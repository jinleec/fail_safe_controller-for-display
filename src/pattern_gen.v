==> flow/design.v <==
module pattern_gen(
    input           clock,
    input           n_reset,
    input           start,
    output          h_sync,  
    output          v_sync,  
    output reg      d_en,
    output [7:0]    data
);
reg [1:0] present_state, next_state;
parameter IDLE  = 2'd0;
parameter READY = 2'd1;
parameter SEND  = 2'd2;
wire idle_flag  = (present_state == IDLE)  ? 1'b1 : 1'b0;
wire ready_flag = (present_state == READY) ? 1'b1 : 1'b0;
wire send_flag  = (present_state == SEND)  ? 1'b1 : 1'b0;
always@(negedge n_reset, posedge clock)
    if(!n_reset)
        present_state <= IDLE;
    else
        present_state <= next_state;
always@(*) begin
    next_state = present_state;
    case(present_state)
        IDLE  : next_state = (idle_flag  & start_posedge)          ? READY : IDLE;
        READY : next_state = (ready_flag & (ready_cnt == 2'd3))    ? SEND : READY;
        SEND  : next_state = (send_flag  & (clk_1920 == 11'd1920)) ? IDLE : SEND;
    endcase
end
reg start_1d, start_2d;
wire start_posedge = start_1d & ~start_2d;
always@(negedge n_reset, posedge clock)
    if(!n_reset) begin
        start_1d <= 1'b0;
        start_2d <= 1'b0;
    end
    else begin
        start_1d <= start;
        start_2d <= start_1d;
    end
assign h_sync = ready_flag;
assign v_sync = (ready_flag & (line_index == 11'b0));
reg [1:0] ready_cnt;
always@(negedge n_reset, posedge clock)
    if(!n_reset)
        ready_cnt <= 2'b0;
    else
        ready_cnt <= (ready_flag) ? ready_cnt + 1'b1 : 2'b0;
reg [10:0] clk_1920;
always@(negedge n_reset, posedge clock)
    if(!n_reset)
        clk_1920 <= 11'b0;
    else
        clk_1920 <= (~d_en) ? 11'b0 :
                    (clk_1920 == 11'd1920) ? 11'b0 : clk_1920 + 1'b1;
always@(negedge n_reset, posedge clock)
    if(!n_reset)
        d_en <= 1'b0;
    else
        d_en <= (idle_flag) ? 1'b0 :
                (send_flag & (clk_1920 != 11'd1920)) ? 1'b1 : 1'b0;
reg [2:0] clk_7;
always@(negedge n_reset, posedge clock)
    if(!n_reset)
        clk_7 <= 3'b0;
    else
        clk_7 <= (~d_en) ? 3'b0 :
                 (clk_7 == 3'd6 | (clk_1920 == 11'd1919)) ? 3'b0 : clk_7 + 1'b1;
reg [8:0] clk7_index;
always@(negedge n_reset, posedge clock)
    if(!n_reset)
        clk7_index <= 9'b0;
    else
        clk7_index <= (~d_en | (clk_1920 == 11'd1919)) ? 9'b0 :
                      (clk_7 == 3'd6) ? clk7_index + 1'b1 : clk7_index;
reg [7:0] pixel_data;
always@(negedge n_reset, posedge clock)
    if(!n_reset)
        pixel_data <= 8'b0;
    else
        pixel_data <= (~d_en | (pixel_data == 8'd255) | (clk7_index < 9'd9) | (clk7_index >= 9'd264)) ? 8'b0 :
                      (clk_7 == 3'd6) ? pixel_data + 1'b1 : pixel_data;
assign data = pixel_data;
reg [10:0] line_index;
always@(negedge n_reset, posedge clock)
    if(!n_reset)
        line_index <= 11'b0;
    else
        line_index <= (clk_1920 == 11'd1919) ? 
                      ((line_index == 11'd1079) ? 11'b0 : line_index + 1'b1) : line_index; 
endmodule
# == Tool chain data of pattern_gen ==
# The steps from the RTL of pattern_gen to its reports follow in flow order.
# Lines are those of the file above, counted from 1.
# Operators carry their Yosys type and port widths (W data, S select, Z words).
# Not given: -
# design
top_module,pattern_gen
clk_port,clock
library,sky130hd
pvt_corner,tt_025C_1v80

# == Elaborated design ==
# Yosys after proc, flatten, opt, wreduce and memory -nomap, before mapping. Memory bits, and registers merged into a memory's read port (data or address), are not among the register bits. Print and check cells are not counted. Equal cells are merged and count once.
# classes
add_sub_neg,6
cmp,2
n_eq,9
mux,19
n_logic,13
n_reduce_logical,5
# op_table
op,count
$eq A11 B11 Y1 const B,3
$mux W11,3
$add A11 B1 Y11 const B,2
$mux W9,2
$mux W8,2
$ne A11 B11 Y1 const B,1
$logic_not A11 Y1,1
$add A9 B1 Y9 const B,1
$lt A9 B4 Y1 const B,1
$ge A9 B9 Y1 const B,1
$add A8 B1 Y8 const B,1
$eq A8 B8 Y1 const B,1
$and A1 B1 Y1,6
$pmux W2 S3,1
$mux W3,2
$mux W2,3
$mux W1,6
$or A1 B1 Y1,5
$eq A2 B2 Y1 const B,2
$reduce_bool A2 Y1,2
$add A3 B1 Y3 const B,1
$eq A3 B3 Y1 const B,1
$reduce_bool A3 Y1,1
$not A1 Y1,2
$add A2 B1 Y2 const B,1
$eq A2 B1 Y1 const B,1
$logic_not A2 Y1,1
# word_totals
regBits,49
inputBits,3
output_inout_bits,11
wordCells,64

# == Logic depth ==
# Depth = most cells in a row (Yosys ltp): at word level without a register or memory, in the mapped netlist without a sequential cell, where the memories' decode and read muxes count.
# logic_depth
word_depth,5
ABC_AREA,0
mapped_depth,7
mapped_depth_nobuf,6

# == Mapped cells and area ==
# Source: synth_stat.txt of the flow (Yosys; design flattened, memories mapped). It holds for the ABC_AREA given above (unset counts as 0); a run with the other value may have another netlist.
# synth_totals
cell_count,238
area_mm2,0.0024148
sequential_area_mm2,0.0012525
flip_flops,50
n_buf,3
# by_type
cell,count,area_total_um2
sky130_fd_sc_hd__dfrtp_1,49,1.23E+03
sky130_fd_sc_hd__xnor2_1,17,148.893
sky130_fd_sc_hd__ha_1,10,125.12
sky130_fd_sc_hd__xor2_1,13,113.859
sky130_fd_sc_hd__nor2_1,30,112.608
sky130_fd_sc_hd__nand2_1,20,75.072
sky130_fd_sc_hd__nand3_1,14,70.067
sky130_fd_sc_hd__nor3_1,14,70.067
sky130_fd_sc_hd__nand4_1,10,62.56
sky130_fd_sc_hd__inv_1,14,52.55
sky130_fd_sc_hd__o21ai_0,9,45.043
sky130_fd_sc_hd__dfstp_2,1,26.275
sky130_fd_sc_hd__nand4b_1,3,26.275
sky130_fd_sc_hd__or4_1,3,22.522
sky130_fd_sc_hd__nand4_4,1,21.27
sky130_fd_sc_hd__and2_1,3,18.768
sky130_fd_sc_hd__and3_1,3,18.768
sky130_fd_sc_hd__and4_1,2,17.517
# Not listed: further types 18, cells in them 22.

# == Timing after synthesis ==
# OpenSTA on the mapped netlist: ideal clock, no wires. The path of least setup slack (recovery checks aside). Input and output delay are each 20% of the period. Register names are those of the netlist, which keeps one name where synthesis merged equal registers.
# synth_path
path_kind,register to output
start,register line_index[9]
end,output port v_sync
period_ps,3260
output_delay_ps,652
t_first_pin_ps,0
arrival_ps,1243
required_time_ps,2608
path_slack_ps,1365
path_delay_ps,1243
stages,3
path_buffers,0
period_less_setup_slack_ps,1895
# "path_delay_ps" is the arrival time less input delay plus setup time.
# At an output port there is no setup time.
# "stages" counts driving pins, that of a launching flip-flop among them; a cell with two outputs on the path counts twice.
# "period_less_setup_slack_ps" is the clock period less the worst setup slack; recovery checks do not enter. This is arithmetic on one report: input and output delays are still those of the set period (20% each).
# The rows between start and end are the longest chain of elaborated cells between them; the timing report does not say that the signal goes this way. Where chains are equally long, one stands for them.
# A line is the first line of the expression or statement that the cell stems from. Yosys adds cells for indexed reads and writes and turns some case tables into memories.
# synth_via
cell_sequence,sky130_fd_sc_hd__dfrtp_1 -> sky130_fd_sc_hd__or4_1 -> sky130_fd_sc_hd__nor3_1
elab_chain_len,2
cone_cells,2
lines_between,1
cone_classes,logic: 1; reduce/logical: 1
# synth_lines
element,line,source
"start, declared",84,reg [10:0] line_index;
"start, assigned",87,line_index <= 11'b0;
"start, assigned",89,line_index <= (clk_1920 == 11'd1919) ?
$logic_not A11 Y1,42,assign v_sync = (ready_flag & (line_index == 11'b0));
$and A1 B1 Y1,42,
"end, declared",6,"output          v_sync,"

# == Timing after layout ==
# Path of least setup slack in the final report of run 1 (OpenROAD, finished layout, wires in). Where an end is a register, its clock arrival counts in the times.
# The report prints the path's times to 10 ps; the period is as set.
# layout_path
path_kind,register to output
start,register line_index[9]
end,output port v_sync
period_ps,2930
output_delay_ps,590
t_first_pin_ps,290
arrival_ps,2010
required_time_ps,2340
path_slack_ps,340
stages,4
path_buffers,1
# The rows between start and end are the longest chain of elaborated cells between them; the timing report does not say that the signal goes this way. Where chains are equally long, one stands for them.
# layout_via
cell_sequence,sky130_fd_sc_hd__dfrtp_1 -> sky130_fd_sc_hd__or4_1 -> sky130_fd_sc_hd__nor3_1 -> sky130_fd_sc_hd__clkdlybuf4s50_1
elab_chain_len,2
cone_cells,2
lines_between,1
cone_classes,logic: 1; reduce/logical: 1
# layout_lines
element,line,source
"start, declared",84,reg [10:0] line_index;
"start, assigned",87,line_index <= 11'b0;
"start, assigned",89,line_index <= (clk_1920 == 11'd1919) ?
$logic_not A11 Y1,42,assign v_sync = (ready_flag & (line_index == 11'b0));
$and A1 B1 Y1,42,
"end, declared",6,"output          v_sync,"

Ticket comment

Below are 2 stored runs of the flow (Yosys, OpenROAD; platform sky130hd) on pattern_gen, each with its settings and what was measured, unordered. Constraints: input delay and output delay 20% of the set period each, output load 0.01 pF.
"worst_path_allowed_less_slack_ps" is the time allowed to the run's worst setup path (the clock period less input and output delay, where it has them) less its slack. Clock arrival times count: a late capture clock shortens it, a late launch clock lengthens it.
By "design_power_w" is meant OpenSTA's value without simulated activity: inputs other than the clock are taken to toggle once in ten clock periods, and the tool carries that through the logic.
"worst_path_allowed_less_slack_ps" is given in steps of 10 ps.

Run 1, flow files:
==> flow/run.sh <==
#!/bin/bash
# the make line also repeats the synthesis and layout settings of config.mk as NAME=value (left out here)
make -C /OpenROAD-flow-scripts/flow DESIGN_CONFIG=/design/flow/config.mk WORK_HOME=/design/flow/orfs CLKGATE_MAP_FILE= finish
==> flow/config.mk <==
export PLATFORM = sky130hd
export DESIGN_NAME = pattern_gen
export DESIGN_NICKNAME = pattern_gen
export VERILOG_FILES = /design/flow/design.v
export SDC_FILE = /design/flow/constraint.sdc
export NUM_CORES = 4
export LEC_CHECK = 0
export CAP_MARGIN = 5
export CELL_PAD_IN_SITES_GLOBAL_PLACEMENT = 2
export CORE_MARGIN = 2
export CORE_UTILIZATION = 19
export CTS_CLUSTER_DIAMETER = 301
export GPL_ROUTABILITY_DRIVEN = 0
export SETUP_SLACK_MARGIN = -0.08
export SLEW_MARGIN = 20
==> flow/constraint.sdc <==
create_clock -name core_clock -period 2.93 [get_ports {clock}]
set_input_delay 0.5860 -clock core_clock [delete_from_list [all_inputs] [get_ports {clock}]]
set_output_delay 0.5860 -clock core_clock [all_outputs]
set_load 0.01 [all_outputs]

==> results of run 1, as CSV <==
result,value
setupTns_ps,0
final_util_frac,0.234
synthesis_area_mm2,0.0024148
worstSetupSlack_ps,336
die_mm2,0.0136271
design_power_w,0.001373
final_cell_area_mm2,0.0029266
worst_path_allowed_less_slack_ps,2010
worstPathKind,"register to output"

Run 2, flow files:
==> flow/run.sh <==
#!/bin/bash
# the make line also repeats the synthesis and layout settings of config.mk as NAME=value (left out here)
make -C /OpenROAD-flow-scripts/flow DESIGN_CONFIG=/design/flow/config.mk WORK_HOME=/design/flow/orfs CLKGATE_MAP_FILE= finish
==> flow/config.mk <==
export PLATFORM = sky130hd
export DESIGN_NAME = pattern_gen
export DESIGN_NICKNAME = pattern_gen
export VERILOG_FILES = /design/flow/design.v
export SDC_FILE = /design/flow/constraint.sdc
export NUM_CORES = 4
export LEC_CHECK = 0
export CAP_MARGIN = 20
export CORE_MARGIN = 2
export CORE_UTILIZATION = 40
export SETUP_SLACK_MARGIN = 0.59
export SLEW_MARGIN = 20
==> flow/constraint.sdc <==
create_clock -name core_clock -period 2.06 [get_ports {clock}]
set_input_delay 0.4120 -clock core_clock [delete_from_list [all_inputs] [get_ports {clock}]]
set_output_delay 0.4120 -clock core_clock [all_outputs]
set_load 0.01 [all_outputs]

==> results of run 2, as CSV <==
result,value
setupTns_ps,0
worst_path_allowed_less_slack_ps,1490
worstPathKind,"register to output"
synthesis_area_mm2,0.0024148
design_power_w,0.001689
final_cell_area_mm2,0.0034558
die_mm2,0.0066749
final_util_frac,0.587
worstSetupSlack_ps,161
