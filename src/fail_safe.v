==> flow/design.v <==
module fail_safe(
    input        clock,
    input        n_reset,
    input [11:0] active_width,
    input [10:0] line_num,
    output       Line_High_err,
    output       Line_Low_err,
    output       width_High_err,
    output       width_Low_err,
    output reg   OK
);
parameter ACTIVE_WIDTH = 12'd1920;
parameter LINE_NUM     = 11'd1080;
reg [2:0] present_state, next_state;
parameter IDLE                 = 3'd0;
parameter READY                = 3'd1;
parameter EACH_LINE_DETECTION  = 3'd2;
parameter LINE_CHECK           = 3'd3;
parameter ERROR                = 3'd4;
parameter TOTAL_LINE_DETECTION = 3'd5;
wire idle_flag     = (present_state == IDLE)                 ? 1'b1 : 1'b0;
wire ready_flag    = (present_state == READY)                ? 1'b1 : 1'b0;
wire error_flag    = (present_state == ERROR)                ? 1'b1 : 1'b0;
wire eld_flag      = (present_state == EACH_LINE_DETECTION)  ? 1'b1 : 1'b0;
wire line_che_flag = (present_state == LINE_CHECK)           ? 1'b1 : 1'b0;
wire tld_flag      = (present_state == TOTAL_LINE_DETECTION) ? 1'b1 : 1'b0;
always@(negedge n_reset, posedge clock)
    if(!n_reset)
        present_state <= IDLE;
    else
        present_state <= next_state;
always@(*) begin
    next_state = present_state;
    case(present_state)
        IDLE                 : next_state = (idle_flag & ((active_width_in > 0) | (line_num_in > 0)))  ? READY : IDLE;
        READY                : next_state = (ready_flag & (ready_cnt == 2'd3))                         ? EACH_LINE_DETECTION : READY;
        EACH_LINE_DETECTION  : next_state = (eld_flag & (aw_clk_cnt == active_width))                  ? LINE_CHECK : EACH_LINE_DETECTION;
        LINE_CHECK           : next_state = (line_che_flag) ? 
                                            ((line_index == line_num) ? TOTAL_LINE_DETECTION :
                                             ((line_index != line_num) ? 
                                              ((aw_clk_exact) ? EACH_LINE_DETECTION :
                                               ((aw_clk_over | aw_clk_low) ? ERROR : LINE_CHECK)) : LINE_CHECK)) : LINE_CHECK;
        ERROR                : next_state = (error_flag & (error_cnt == 4'd15))                         ? IDLE : ERROR;
        TOTAL_LINE_DETECTION : next_state = (tld_flag) ? ((line_over | line_low) ? ERROR : (line_exact) ? IDLE : TOTAL_LINE_DETECTION) : TOTAL_LINE_DETECTION;
    endcase
end
reg [11:0] active_width_in;
reg [10:0] line_num_in;
always@(negedge n_reset, posedge clock)
    if(!n_reset) begin
        active_width_in <= 12'b0;
        line_num_in     <= 11'b0;
    end
    else begin
        active_width_in <= active_width;
        line_num_in     <= line_num;
    end
reg [1:0] ready_cnt;
always@(negedge n_reset, posedge clock)
    if(!n_reset)
        ready_cnt <= 2'b0;
    else
        ready_cnt <= (ready_flag) ? ready_cnt + 1 : 2'b0;
reg eld_flag_1d, eld_flag_2d;
wire eld_flag_negedge = ~eld_flag_1d & eld_flag_2d;
always@(negedge n_reset, posedge clock)
    if(!n_reset) begin
        eld_flag_1d <= 1'b0;
        eld_flag_2d <= 1'b0;
    end
    else begin
        eld_flag_1d <= eld_flag;
        eld_flag_2d <= eld_flag_1d;
    end
reg [11:0] aw_clk_cnt;
always@(negedge n_reset, posedge clock)
    if(!n_reset)
        aw_clk_cnt <= 12'b0;
    else
        aw_clk_cnt <= (~eld_flag) ? 12'b0 : 
                      (aw_clk_over | aw_clk_low | aw_clk_exact) ? 12'b0 :
                      (aw_clk_cnt == active_width) ? 12'b0 : aw_clk_cnt + 1'b1;
reg [11:0] aw_clk_cnt_1d, aw_clk_cnt_2d;
always@(negedge n_reset, posedge clock)
    if(!n_reset) begin
        aw_clk_cnt_1d <= 12'b0;
        aw_clk_cnt_2d <= 12'b0;
    end
    else begin
        aw_clk_cnt_1d <= aw_clk_cnt;
        aw_clk_cnt_2d <= aw_clk_cnt_1d;
    end
assign aw_clk_over    = (eld_flag_negedge & (aw_clk_cnt_2d > ACTIVE_WIDTH))  ? 1'b1 : 1'b0;
assign width_High_err = aw_clk_over;
assign aw_clk_low     = (eld_flag_negedge & (aw_clk_cnt_2d < ACTIVE_WIDTH)) ? 1'b1 : 1'b0;
assign width_Low_err  = aw_clk_low;
wire aw_clk_exact     = (eld_flag_negedge & (aw_clk_cnt_2d == ACTIVE_WIDTH)) ? 1'b1 : 1'b0;
reg [3:0] error_cnt;
always@(negedge n_reset, posedge clock)
    if(!n_reset)
        error_cnt <= 4'b0;
    else
        error_cnt <= (error_flag) ? error_cnt + 1'b1 : 4'b0;
reg [10:0] line_index;
always@(negedge n_reset, posedge clock)
    if(!n_reset)
        line_index <= 11'b0;
    else
        line_index <= (idle_flag)    ? 11'b0 :
                      (aw_clk_exact) ? line_index + 1 : line_index;
reg [10:0] line_index_1d;
always@(negedge n_reset, posedge clock)
    if(!n_reset)
        line_index_1d <= 11'b0;
    else
        line_index_1d <= line_index;
wire line_low;
assign line_low = (tld_flag & (line_index_1d < LINE_NUM)) ? 1'b1 : 1'b0;
assign Line_Low_err = line_low;
wire line_over;
assign line_over = (tld_flag & (line_index_1d > LINE_NUM)) ? 1'b1 : 1'b0;
assign Line_High_err = line_over;
wire line_exact;
assign line_exact = (tld_flag & (line_index_1d == LINE_NUM)) ? 1'b1 : 1'b0;
always@(negedge n_reset, posedge clock)
    if(!n_reset)
        OK <= 1'b0;
    else
        OK <= (line_exact) ? 1'b1 : 1'b0;
endmodule
# --- Step by step through the tools: fail_safe ---
# What the tools print for fail_safe, step after step.
# Lines are those of the file above, counted from 1.
# Operators: Yosys type, input widths -> output width; for muxes data width and select width s.
# Library cell names are shortened.
inputs:
  top: "fail_safe"
  clk_port: "clock"
  lib: "sky130hd"
  corner: "tt_025C_1v80"

# --- Word-level counts ---
# Yosys after proc, flatten, opt, wreduce and memory -nomap, before mapping. Memory bits, and registers merged into a memory's read port (data or address), are not among the register bits. Print and check cells are not counted. Equal cells are merged and count once.
bits:
  reg_bits: 93
  latch_bits: 0
  mem_bits_rw: 0
  mem_bits_ro: 0
  clocked_rd_ports_x_width: 0
  n_memories: 0
  in_bits: 25
  output_inout_bits: 5
  word_cells: 87
classes:
  addsub: 4
  multipliers: 0
  div: 0
  cmp: 6
  n_eq: 12
  n_shift: 0
  mux: 33
  n_logic: 16
  reduce_logical: 3
op_table:
  columns: ["op", "count"]
  rows:
  - ["$mux 12", 3]
  - ["$mux 3", 9]
  - ["$mux 11", 2]
  - ["$pmux 3 s6", 1]
  - ["$mux 1", 15]
  - ["$add 12x1->12 const B", 1]
  - ["$gt 12x1->1 const B", 1]
  - ["$gt 12x11->1 const B", 1]
  - ["$lt 12x11->1 const B", 1]
  - ["$eq 12x11->1 const B", 1]
  - ["$eq 12x12->1", 1]
  - ["$and 1x1->1", 11]
  - ["$add 11x1->11 const B", 1]
  - ["$gt 11x1->1 const B", 1]
  - ["$gt 11x11->1 const B", 1]
  - ["$lt 11x11->1 const B", 1]
  - ["$eq 11x11->1", 1]
  - ["$ne 11x11->1", 1]
  - ["$eq 11x11->1 const B", 1]
  - ["$eq 3x2->1 const B", 2]
  - ["$eq 3x3->1 const B", 2]
  - ["$reduce_bool 6->1", 1]
  - ["$or 1x1->1", 4]
  - ["$add 4x1->4 const B", 1]
  - ["$eq 4x4->1 const B", 1]
  - ["$mux 4", 1]
  - ["$mux 2", 2]
  - ["$eq 3x1->1 const B", 1]
# Not listed: further kinds 5, cells in them 5.

# --- Logic depth ---
# Longest topological path by Yosys (ltp), each cell counted once; first at word level (registers and memories cut), then after technology mapping (sequential cells cut; the memories' decode and read muxes count).
depth:
  ltp_word: 11
  ABC_AREA: 0
  mapped_depth: 5

# --- Mapped cells and area ---
# Yosys stat after the flow's synthesis: flattened, memories mapped to cells. It holds for the ABC_AREA given above (unset counts as 0); a run with the other value may have another netlist.
# The area totals of this step are shown rounded.
synth_totals:
  cells: 281
  area_mm2: 0.0036
  seqArea_mm2: 0.0024
  flip_flops: 96
  buf_cells: 7
by_type:
  columns: ["type", "count"]
  rows:
  - ["dfrtp_1", 95]
  - ["xnor2_1", 25]
  - ["xor2_1", 10]
  - ["nor2_1", 20]
  - ["nand4_1", 11]
  - ["a21oi_1", 12]
  - ["nand3_1", 11]
  - ["ha_1", 4]
  - ["nor4_1", 8]
  - ["nand2_1", 10]
  - ["nor2b_1", 6]
  - ["o31ai_1", 5]
  - ["and4_1", 4]
  - ["nor3_1", 7]
  - ["mux2_2", 3]
  - ["o21ai_0", 6]
  - ["or4_1", 4]
  - ["dfstp_2", 1]
# Other cell types: 17; their cells: 39.

# --- Worst setup path after synthesis ---
# Path of least setup slack by OpenSTA after synthesis, without wires, with an ideal clock, recovery checks aside; 20% of the period is set as input and as output delay. Where synthesis merged equal registers, the netlist keeps one of their names.
synth_path:
  kind: "register -> output"
  from: "reg line_index_1d[7]"
  to: "out Line_Low_err"
  tclk_ns: 3.08
  out_delay_ns: 0.616
  t_first_pin_ns: 0.000
  arrival_time_ns: 1.285
  required_ns: 2.464
  setup_slack_ns: 1.179
  delay_ns: 1.285
  path_stages: 4
  n_path_buf: 0
  period_less_setup_slack_ns: 1.901
# "delay_ns" = arrival - input delay + setup time.
# A path that ends at an output port has no setup time.
# "path_stages" counts driving pins, that of a launching flip-flop among them; a cell with two outputs on the path counts twice.
# "period_less_setup_slack_ns" = period - worst setup slack (recovery checks aside). The figure is calculated, with input and output delays left at 20% of the set period.
# The rows between start and end are the longest chain of elaborated cells between them; the timing report does not say that the signal goes this way. Where chains are equally long, one stands for them.
# Each line given opens the expression or statement behind the cell; cells for indexed reads and writes are added by Yosys, which also makes memories of some case tables.
synth_via:
  path_cell_list: "dfrtp_1 -> nor3_1 -> or3b_2 -> a21oi_1"
  elab_chain_len: 3
synth_rtl:
  columns: ["element", "line_no", "rtl"]
  rows:
  - ["start, declared", 111, "reg [10:0] line_index_1d;"]
  - ["start, assigned", 114, "line_index_1d <= 11'b0;"]
  - ["start, assigned", 116, "line_index_1d <= line_index;"]
  - ["$lt 11x11->1", 118, "assign line_low = (tld_flag & (line_index_1d < LINE_NUM)) ? 1'b1 : 1'b0;"]
  - ["$and 1x1->1", 118, null]
  - ["$mux 1", 118, null]
  - ["end, declared", 7, "output       Line_Low_err,"]

# --- Timing after layout ---
# From the final timing report of run A: the path of least setup slack in the routed layout; clock arrival at registers is part of the times.
layout_path:
  kind: "register -> output"
  from: "reg aw_clk_cnt_2d[0]"
  to: "out width_High_err"
  tclk_ns: 2.85
  out_delay_ns: 0.57
  t_first_pin_ns: 0.33
  arrival_time_ns: 1.88
  required_ns: 2.28
  setup_slack_ns: 0.40
  path_stages: 5
  n_path_buf: 1
# The rows between start and end are the longest chain of elaborated cells between them; the timing report does not say that the signal goes this way. Where chains are equally long, one stands for them.
layout_via:
  path_cell_list: "dfrtp_1 -> nor4_1 -> nand4_1 -> nor3b_1 -> clkdlybuf4s50_1"
  elab_chain_len: 3
layout_rtl:
  columns: ["element", "line_no", "rtl"]
  rows:
  - ["start, declared", 83, "reg [11:0] aw_clk_cnt_1d, aw_clk_cnt_2d;"]
  - ["start, assigned", 87, "aw_clk_cnt_2d <= 12'b0;"]
  - ["start, assigned", 91, "aw_clk_cnt_2d <= aw_clk_cnt_1d;"]
  - ["$gt 12x11->1", 93, "assign aw_clk_over    = (eld_flag_negedge & (aw_clk_cnt_2d > ACTIVE_WIDTH))  ? 1'b1 : 1'b0;"]
  - ["$and 1x1->1", 93, null]
  - ["$mux 1", 93, null]
  - ["end, declared", 8, "output       width_High_err,"]

# Stored flow runs of fail_safe (2 of them; Yosys, OpenROAD, sky130hd). They differ in their settings and are not a sequence. Constraints: input delay and output delay 20% of the set period each, output load 0.01 pF.
# By "achieved_clock_period_ns" is meant the clock period of the run minus its worst setup slack. This is arithmetic on one report: input and output delays are still those of the set period (20% each).
# "worst_path_time_ns" is the time allowed to the run's worst setup path (the clock period less input and output delay, where it has them) less its slack. Clock arrival times count: a late capture clock shortens it, a late launch clock lengthens it.
# Results are given in rounded form.
runs:
  - name: "run A"
    settings:
      period_ns: 2.85
      CORE_UTILIZATION: 36
      SETUP_SLACK_MARGIN: 0.3
      PLACE_DENSITY: 0.8
      CORE_ASPECT_RATIO: 1.74
      GPL_ROUTABILITY_DRIVEN: 1
      CTS_CLUSTER_SIZE: 54
      SLEW_MARGIN: 40
      CAP_MARGIN: 20
      CORE_MARGIN: 2
    results:
      yosys.chip_area_mm2: 0.0036
      setup_ws_ns: 0.398
      dieArea_mm2: 0.0108
      worst_path_time_ns: 1.88
      worstPathKind: "register -> output"
      achieved_clock_period_ns: 2.452
      util_pct: 44.2
      setupTns_ns: 0.000
      layout_stdcell_area_mm2: 0.00435
  - name: "run B"
    settings:
      period_ns: 1.84
      SETUP_SLACK_MARGIN: -0.12
      CAP_MARGIN: 20
      CORE_MARGIN: 2
      CORE_UTILIZATION: 40
      SLEW_MARGIN: 20
    results:
      setupTns_ns: -0.131
      layout_stdcell_area_mm2: 0.00448
      setup_ws_ns: -0.081
      dieArea_mm2: 0.00977
      util_pct: 51.3
      yosys.chip_area_mm2: 0.0036
      achieved_clock_period_ns: 1.921
      worst_path_time_ns: 1.55
      worstPathKind: "register -> output"
